==> flow/design.v <==
module counter200(out, rollover, clk, reset);
	output [9:0] out;
	output rollover;
	input clk, reset;
	reg [9:0] out;
	reg rollover;
	wire clk, reset;
	always @(posedge clk or posedge reset) begin
		if (reset) begin
			out <= 0;
			rollover <= 0;
		end else if (out >= 199) begin
			out <= 0;
			rollover <= 1;
		end else begin
			out <= out + 1;
		end
	end
endmodule
# Step by step through the tools: counter200
# The steps from the RTL of counter200 to its reports follow in flow order.
# Lines are those of the file above, counted from 1.
# Cell names lack the library's common part.
# Not given: n/a
# setup
top_module,counter200
clk_port,clk
cell_library,sky130hd
corner,tt_025C_1v80

# Word-level counts
# Source: Yosys, flattened and elaborated, memories not mapped. Widths are those after wreduce; folded enables and synchronous resets count as part of the registers. Registers that Yosys merges into a memory's read port (data or address) are not register bits. Print and check cells do not count. Equal cells are merged and count once.
# word_totals
register_bits,11
latchBits,0
mem_bits_rw,0
mem_bits_ro,0
clocked_rd_ports_x_width,0
memories,0
input_bits,2
# op_classes
addsub,1
mul,0
div,0
n_cmp,1
eq_ne,0
shift,0
muxes,1
n_logic,0
n_reduce_logical,0
# op_table
op,count
adder 10 x 1 -> 10 bit with constant B,1
greater-or-equal comparator 10 x 8 -> 1 bit with constant B,1
2-to-1 mux 10 bit,1

# Logic depth
# Longest topological path by Yosys (ltp), each cell counted once; first at word level (registers and memories cut), then after technology mapping (sequential cells cut; the memories' decode and read muxes count).
# logic_depth
word_depth,2
ABC_AREA,0
ltp_mapped,4

# Mapped cells and area
# The flow's flattened synthesis, as Yosys stat reports it; memories are mapped. The netlist is that of the ABC_AREA named above (0 if unset); the other value can give another one.
# mapped
cells,44
mapped_area_um2,478.0
sequential_area_um2,275.3
flip_flops,11
buffers,0
# by_type
cell_type,count,area_total_um2
dfrtp_1,11,275.264
nor2_1,5,18.768
xnor2_1,2,17.517
a2111oi_2,1,15.014
a21boi_1,2,15.014
inv_1,4,15.014
ha_1,1,12.512
or3_1,2,12.512
nand2_1,3,11.261
nand3_1,2,10.01
nand3_2,1,10.01
o21ai_0,2,10.01
o21ai_2,1,8.758
o221ai_1,1,8.758
xor2_1,1,8.758
or4_1,1,7.507
and3_1,1,6.256
or2_1,1,6.256
# Not listed: further types 2, cells in them 2.

# Path before layout
# Source: OpenSTA report_checks on the synthesized netlist (no wires, ideal clock, input and output delay 20% of the period each), path of least setup slack; recovery checks are left aside. Register names are those of the netlist, which keeps one name where synthesis merged equal registers.
# synth_path
path_type,reg2reg
from,register out[0]
to,register rollover
period_ps,1720
arrival_ps,1521
path_slack_ps,75
path_delay_ps,1645
driving_pins,5
synth_period_reached_ps,1645
# "path_delay_ps" = arrival - input delay + setup time.
# "driving_pins": output pins that drive a net of the path, with the launching flip-flop's if there is one; two outputs of one cell count as two.
# "synth_period_reached_ps" = period - worst setup slack (recovery checks aside). The figure is calculated, with input and output delays left at 20% of the set period.
# Between the ends stands the longest chain of elaborated cells between them, by number of cells; it is not shown to be the way that was timed. Of several equally long chains one is given.
# Each line given opens the expression or statement behind the cell; cells for indexed reads and writes are added by Yosys, which also makes memories of some case tables.
# A register here has more assigning lines than the two given.
# synth_via
cell_sequence,dfrtp_1 ha_1 a2111oi_2 o21ai_2 or2_1
elab_chain_len,1
cells_between,1
lines_between,1
classes_between,1 x compare
# synth_rtl
element,line_no,text
from (decl),2,output [9:0] out;
from (assign),10,out <= 0;
from (assign),16,out <= out + 1;
greater-or-equal comparator 10 x 8 -> 1 bit,12,end else if (out >= 199) begin
to (assign),11,rollover <= 0;
to (assign),14,rollover <= 1;
to (decl),3,output rollover;

# Worst path after layout
# Path of least setup slack in the final report of flow run A (OpenROAD, finished layout, wires in). Where an end is a register, its clock arrival counts in the times.
# The path's times are printed in steps of 10 ps; the period is the one set.
# layout_path
path_type,reg2reg
from,register out[1]
to,register out[6]
period_ps,1500
arrival_ps,1590
path_slack_ps,110
driving_pins,6
# Between the ends stands the longest chain of elaborated cells between them, by number of cells; it is not shown to be the way that was timed. Of several equally long chains one is given.
# A register here has more assigning lines than the two given.
# layout_via
cell_sequence,dfrtp_2 ha_4 a2111oi_4 buf_4 o221ai_2 a21boi_1
elab_chain_len,2
cells_between,3
lines_between,2
classes_between,1 x add/sub; 1 x compare; 1 x mux
# layout_rtl
element,line_no,text
from (decl),2,output [9:0] out;
from (assign),10,out <= 0;
from (assign),16,out <= out + 1;
adder 10 x 1 -> 10 bit,16,
2-to-1 mux 10 bit,12,end else if (out >= 199) begin
to (assign),13,out <= 0;
to (assign),16,
to (decl),2,

# 2 stored runs of counter200 in the flow (synthesis by Yosys, layout by OpenROAD, sky130hd cells), in arbitrary order. Constraints: input delay and output delay 20% of the set period each, output load 0.01 pF.
# By "period_reached_ps" is meant the clock period of the run minus its worst setup slack. This is arithmetic on one report: input and output delays are still those of the set period (20% each).
# By "timing.worst_path_ps" is meant the share of the clock period that the worst setup path is allowed (20% is reserved at inputs, 20% at outputs), minus its slack. Clock arrival times at its registers enter into it.
# "totalPower_w" rests on the timing tool's default activity at the inputs, not on a simulated workload.
# "timing.worst_path_ps" is given in steps of 10 ps.
# Settings: - = not set for that run.
run,period_ns,CORE_UTILIZATION,SETUP_SLACK_MARGIN,PLACE_DENSITY_LB_ADDON,CORE_ASPECT_RATIO,CORE_MARGIN,CELL_PAD_IN_SITES_DETAIL_PLACEMENT,TNS_END_PERCENT,GPL_TIMING_DRIVEN,GPL_ROUTABILITY_DRIVEN,SLEW_MARGIN,MAX_ROUTING_LAYER,CAP_MARGIN,CELL_PAD_IN_SITES_GLOBAL_PLACEMENT,MIN_ROUTING_LAYER,fin_ws_ps,final_setup_tns_ps,timing.worst_path_ps,worst_path_kind,yosys.chip_area_um2,final_stdcell_area_um2,totalPower_w,design.die.area_um2,util_pct,period_reached_ps
flow run A,1.5,34,0.37,0.26,1.48,6,0,55,0,0,5,met5,20,-,-,108,0,1390,reg2reg,478.0,773.2,0.000551,2466.9,62.4,1392
flow run B,2.99,22,-0.1,0.06,0.9,8,-,15,0,0,20,-,20,0,met2,1025,0,1370,reg2out,478.0,661.9,0.0002718,3922.1,31.2,1965
